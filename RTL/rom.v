==> flow/design.v <==
package param;
    parameter CREDIT_VAL_SIZE = 25 ;
    parameter UP_LIMIT_SIZE = 15 ;
    parameter ATM_CAP_SIZE=        18 ;
    parameter PASSWORD_SIZE = 16 ;
    parameter DEPTH = 64 ;
    parameter PINCARD_SIZE = 6 ;
    parameter WITHDRAW_SIZE=		15;
    parameter TRANSFER_SIZE=		15;
    parameter DEPOSITE_SIZE=		15;
    parameter OP_CHOICE_SIZE=		2;
    parameter WAITING_TIMER_SIZE = 8;
    parameter SLOW_CLK_COUNTER_SIZE=5 ;
    parameter DIVISOR=16;
    parameter RAM_DATA_WIDTH=UP_LIMIT_SIZE+CREDIT_VAL_SIZE;
    parameter ROM_DATA_WIDTH=PASSWORD_SIZE+1;
    parameter WAITING_TIME=5;
endpackage 
module rom #(parameter ROM_DATA_WIDTH = 17,
                       ROM_MEM_SIZE   = 64)
(
	input  wire                             clk,
	input  wire                             read_enable,
	input  wire  [$clog2(ROM_MEM_SIZE)-1:0] address,
	output wire  [ROM_DATA_WIDTH-1:0]       data_out
);
(*rom_style = "block" *) reg [ROM_DATA_WIDTH-1:0] data;  
always  @(posedge clk) begin
    if(read_enable) begin
        case (address)
			'd0:  data <= 'b1000010000100011_1;		'd1:  data <= 'b0001100001000111_1;
			'd2:  data <= 'b0100001001001001_1;		'd3:  data <= 'b0001001100011001_0;
			'd4:  data <= 'b0101100100010111_0;		'd5:  data <= 'b1000000101100101_1;
			'd6:  data <= 'b0001010001100000_1;		'd7:  data <= 'b0010011010011000_1;
			'd8:  data <= 'b0100001010001001_1;		'd9:  data <= 'b0011000110011000_1;
			'd10: data <= 'b1000000101010101_1;		'd11: data <= 'b0100000101101000_1;
			'd12: data <= 'b0110011101001001_1;		'd13: data <= 'b0101010001000000_1;
			'd14: data <= 'b0110001001010001_1;		'd15: data <= 'b1001010001010011_0;
			'd16: data <= 'b1001010010010001_0;		'd17: data <= 'b0010000000000101_1;
			'd18: data <= 'b1000010110010001_1;		'd19: data <= 'b0100000100010100_1;
			'd20: data <= 'b0001100100000111_1;		'd21: data <= 'b0100010001010000_1;
			'd22: data <= 'b0101010110010011_1;		'd23: data <= 'b1001011001001001_0;
			'd24: data <= 'b0100001101000011_1;		'd25: data <= 'b0001000100010001_1;
			'd26: data <= 'b1000011100110111_1;		'd27: data <= 'b0001100110011001_1;
			'd28: data <= 'b0101001100000101_0;		'd29: data <= 'b1000011001001001_1;
			'd30: data <= 'b0101011000110010_1;		'd31: data <= 'b0101000000011001_1;
			'd32: data <= 'b1000001000000100_1;		'd33: data <= 'b0001000110000011_1;
			'd34: data <= 'b0110000101010011_1;		'd35: data <= 'b0100011100000010_1;
			'd36: data <= 'b1001100001100110_1;		'd37: data <= 'b1000001000010010_1;
			'd38: data <= 'b0001010010000101_1;		'd39: data <= 'b0010011100010100_1;
			'd40: data <= 'b0101000001110001_1;		'd41: data <= 'b0111001100100110_1;
			'd42: data <= 'b0011100110001000_1;		'd43: data <= 'b0100001000111001_1;
			'd44: data <= 'b1001001010010011_1;		'd45: data <= 'b1001010110000010_1;
			'd46: data <= 'b0100011001101001_1;		'd47: data <= 'b1001000010000111_1;
			'd48: data <= 'b0011100101110010_1;		'd49: data <= 'b0001011101000100_1;
			'd50: data <= 'b0101011101000000_1;		'd51: data <= 'b0110100101000111_0;
			'd52: data <= 'b1001000000110110_0;		'd53: data <= 'b1001011010000110_1;
			'd54: data <= 'b0111100100101001_1;		'd55: data <= 'b0111100000110001_1;
			'd56: data <= 'b0111001110010000_1;		'd57: data <= 'b0111001100010011_1;
			'd58: data <= 'b0111100100000101_1;		'd59: data <= 'b1001011101101001_1;
			'd60: data <= 'b0100001101100011_1;		'd61: data <= 'b0001011101000111_1;
			'd62: data <= 'b0011000101010110_1;		'd63: data <= 'b0010100110010011_1;
        endcase
    end
end
assign data_out = data;
endmodule
==> Reports on rom <==
The steps from the RTL of rom to its reports follow in flow order.
Line numbers count from 1 in the design file above.
Cell names lack the library's common part.
{ "inputs": {"design": "rom", "clk_port": "clk", "library": "sky130hd", "lib_corner": "tt_025C_1v80"} }

==> Elaborated design <==
Source: Yosys, flattened and elaborated, memories not mapped. Widths are those after wreduce; folded enables and synchronous resets count as part of the registers. Registers that Yosys merges into a memory's read port (data or address) are not register bits. Print and check cells do not count. Equal cells are merged and count once.
Memory sizes are those after Yosys's memory passes, which may raise the word count (mostly to a power of two), join words into wider ones and drop unused or constant bits.
{ "bits": {"ff_bits": 0, "rom_bits": 1088, "clocked_rd_ports_x_width": 17, "n_memories": 1, "output_inout_bits": 17, "wordCells": 1} }
{ "mem_list": {"columns": ["name", "size", "word_bits", "rd", "write_ports", "line_no", "source"], "rows": [
  ["(no name shown)", 64, 17, 1, 0, 30, "case (address)"]
]} }

==> Longest topological paths <==
Longest topological path by Yosys (ltp), each cell counted once; first at word level (registers and memories cut), then after technology mapping (sequential cells cut; the memories' decode and read muxes count).
{ "depth": {"depth_word": 0, "abc_area": 0, "ltp_mapped": 8, "mapped_depth_nobuf": 6} }

==> Mapped cells and area <==
Yosys stat after the flow's synthesis: flattened, memories mapped to cells. It holds for the ABC_AREA given above (unset counts as 0); a run with the other value may have another netlist.
The area totals of this step are shown rounded.
{ "types": {"columns": ["type", "count"], "rows": [
  ["edfxtp_1", 17],
  ["ha_1", 16],
  ["a21oi_1", 24],
  ["o21ai_0", 19],
  ["buf_2", 18],
  ["mux4_2", 4],
  ["nand2_1", 23],
  ["nor2_1", 23],
  ["mux2i_1", 8],
  ["nand2b_1", 12],
  ["nor2b_1", 12],
  ["o311ai_0", 8],
  ["o211ai_1", 9],
  ["a311oi_1", 6],
  ["a211oi_1", 5],
  ["a31oi_1", 6],
  ["nor3_1", 7],
  ["buf_4", 4]
]} }
Not listed: further types 31, cells in them 62.
{ "synth_totals": {"cells": 283, "area_um2": 2260, "sequential_area_um2": 510, "ffs": 17} }

==> Timing after synthesis <==
Source: OpenSTA report_checks on the synthesized netlist (no wires, ideal clock, input and output delay 20% of the period each), path of least setup slack; recovery checks are left aside. Register names are those of the netlist, which keeps one name where synthesis merged equal registers.
{ "synth_path": {"path_type": "input -> register", "start": "in address[1]", "end": "reg data[10]", "period_ns": 2.52, "input_delay_ns": 0.504, "launch_ns": 0.504, "t_arrival_ns": 1.964, "required_ns": 2.351, "setup_slack_ns": 0.387, "path_delay_ns": 1.629, "path_stages": 6, "path_buffers": 1, "synth_period_reached_ns": 2.133} }
"path_delay_ns" = arrival - input delay + setup time.
"path_stages" counts driving pins, that of a launching flip-flop among them; a cell with two outputs on the path counts twice.
"synth_period_reached_ns" is the clock period less the worst setup slack; recovery checks do not enter. This is arithmetic on one report: input and output delays are still those of the set period (20% each).
At most two assigning lines are given for a register; there are more.
{ "synth_between": {"cell_sequence": "inv_1 -> ha_1 -> buf_2 -> mux4_2 -> a221o_1 -> o31ai_1"} }
{ "synth_rtl": {"columns": ["element", "line_no", "source"], "rows": [
  ["from (decl)", 24, "input wire [$clog2(ROM_MEM_SIZE)-1:0] address,"],
  ["to (assign)", 31, "'d0: data <= 'b1000010000100011_1; 'd1: data <= 'b0001100001000111_1;"],
  ["to (assign)", 32, "'d2: data <= 'b0100001001001001_1; 'd3: data <= 'b0001001100011001_0;"],
  ["to (decl)", 27, "(*rom_style = \"block\" *) reg [ROM_DATA_WIDTH-1:0] data;"]
]} }
No chain of elaborated cells between the ends is given.

==> Worst path after layout <==
From the final timing report of run 1: the path of least setup slack in the routed layout; clock arrival at registers is part of the times.
{ "layout_path": {"path_type": "input -> register", "start": "in address[0]", "end": "reg data[11]", "period_ns": 2.29, "input_delay_ns": 0.46, "launch_ns": 0.46, "t_arrival_ns": 2.25, "required_ns": 2.29, "setup_slack_ns": 0.04, "path_stages": 9, "path_buffers": 3} }
At most two assigning lines are given for a register; there are more.
{ "layout_between": {"cell_sequence": "clkdlybuf4s50_1 -> inv_2 -> buf_4 -> ha_1 -> buf_4 -> nand3b_1 -> o21ai_0 -> a2111oi_1 -> nor2_1"} }
{ "layout_rtl": {"columns": ["element", "line_no", "source"], "rows": [
  ["from (decl)", 24, "input wire [$clog2(ROM_MEM_SIZE)-1:0] address,"],
  ["to (assign)", 31, "'d0: data <= 'b1000010000100011_1; 'd1: data <= 'b0001100001000111_1;"],
  ["to (assign)", 32, "'d2: data <= 'b0100001001001001_1; 'd3: data <= 'b0001001100011001_0;"],
  ["to (decl)", 27, "(*rom_style = \"block\" *) reg [ROM_DATA_WIDTH-1:0] data;"]
]} }
No chain of elaborated cells between the ends is given.

Subject: rom on sky130hd, stored results

Hello all,

Record of 2 stored runs of the RTL-to-layout flow on rom, platform sky130hd. The runs are unordered. Constraints: input delay and output delay 20% of the set period each, output load 0.01 pF.
"critical setup path time": the worst setup path's part of the clock period (all of it between registers, 20% less for each end at a port) less its slack. A launch clock that arrives late makes it longer, a capture clock that arrives late makes it shorter.
Measured values are rounded.

==> run 1: settings <==
{ "period_ns": 2.29, "SETUP_SLACK_MARGIN": 0.03, "CAP_MARGIN": 20, "CORE_MARGIN": 2, "CORE_UTILIZATION": 40, "SLEW_MARGIN": 20 }
==> run 1: results <==
standard-cell area after routing: 3140 µm²
utilization after routing: 0.573
critical setup path time: 1.79 ns
worst setup path kind: input -> register
die size: 6260 µm²
summed negative setup slack: 0.000 ns
smallest setup slack: 0.043 ns
area of the synthesized netlist: 2260 µm²

==> run 2: settings <==
{ "period_ns": 2.72, "CORE_UTILIZATION": 62, "SETUP_SLACK_MARGIN": 0.6, "PLACE_DENSITY": 0.49, "CORE_ASPECT_RATIO": 0.63, "CORE_MARGIN": 6, "CELL_PAD_IN_SITES_DETAIL_PLACEMENT": 0, "TNS_END_PERCENT": 20, "GPL_TIMING_DRIVEN": 1, "CAP_MARGIN": 5, "MAX_ROUTING_LAYER": "met5", "SLEW_MARGIN": 20 }
==> run 2: results <==
standard-cell area after routing: 2900 µm²
utilization after routing: 0.885
critical setup path time: 1.69 ns
worst setup path kind: input -> register
die size: 5270 µm²
summed negative setup slack: 0.000 ns
smallest setup slack: 0.484 ns
area of the synthesized netlist: 2260 µm²

Thanks
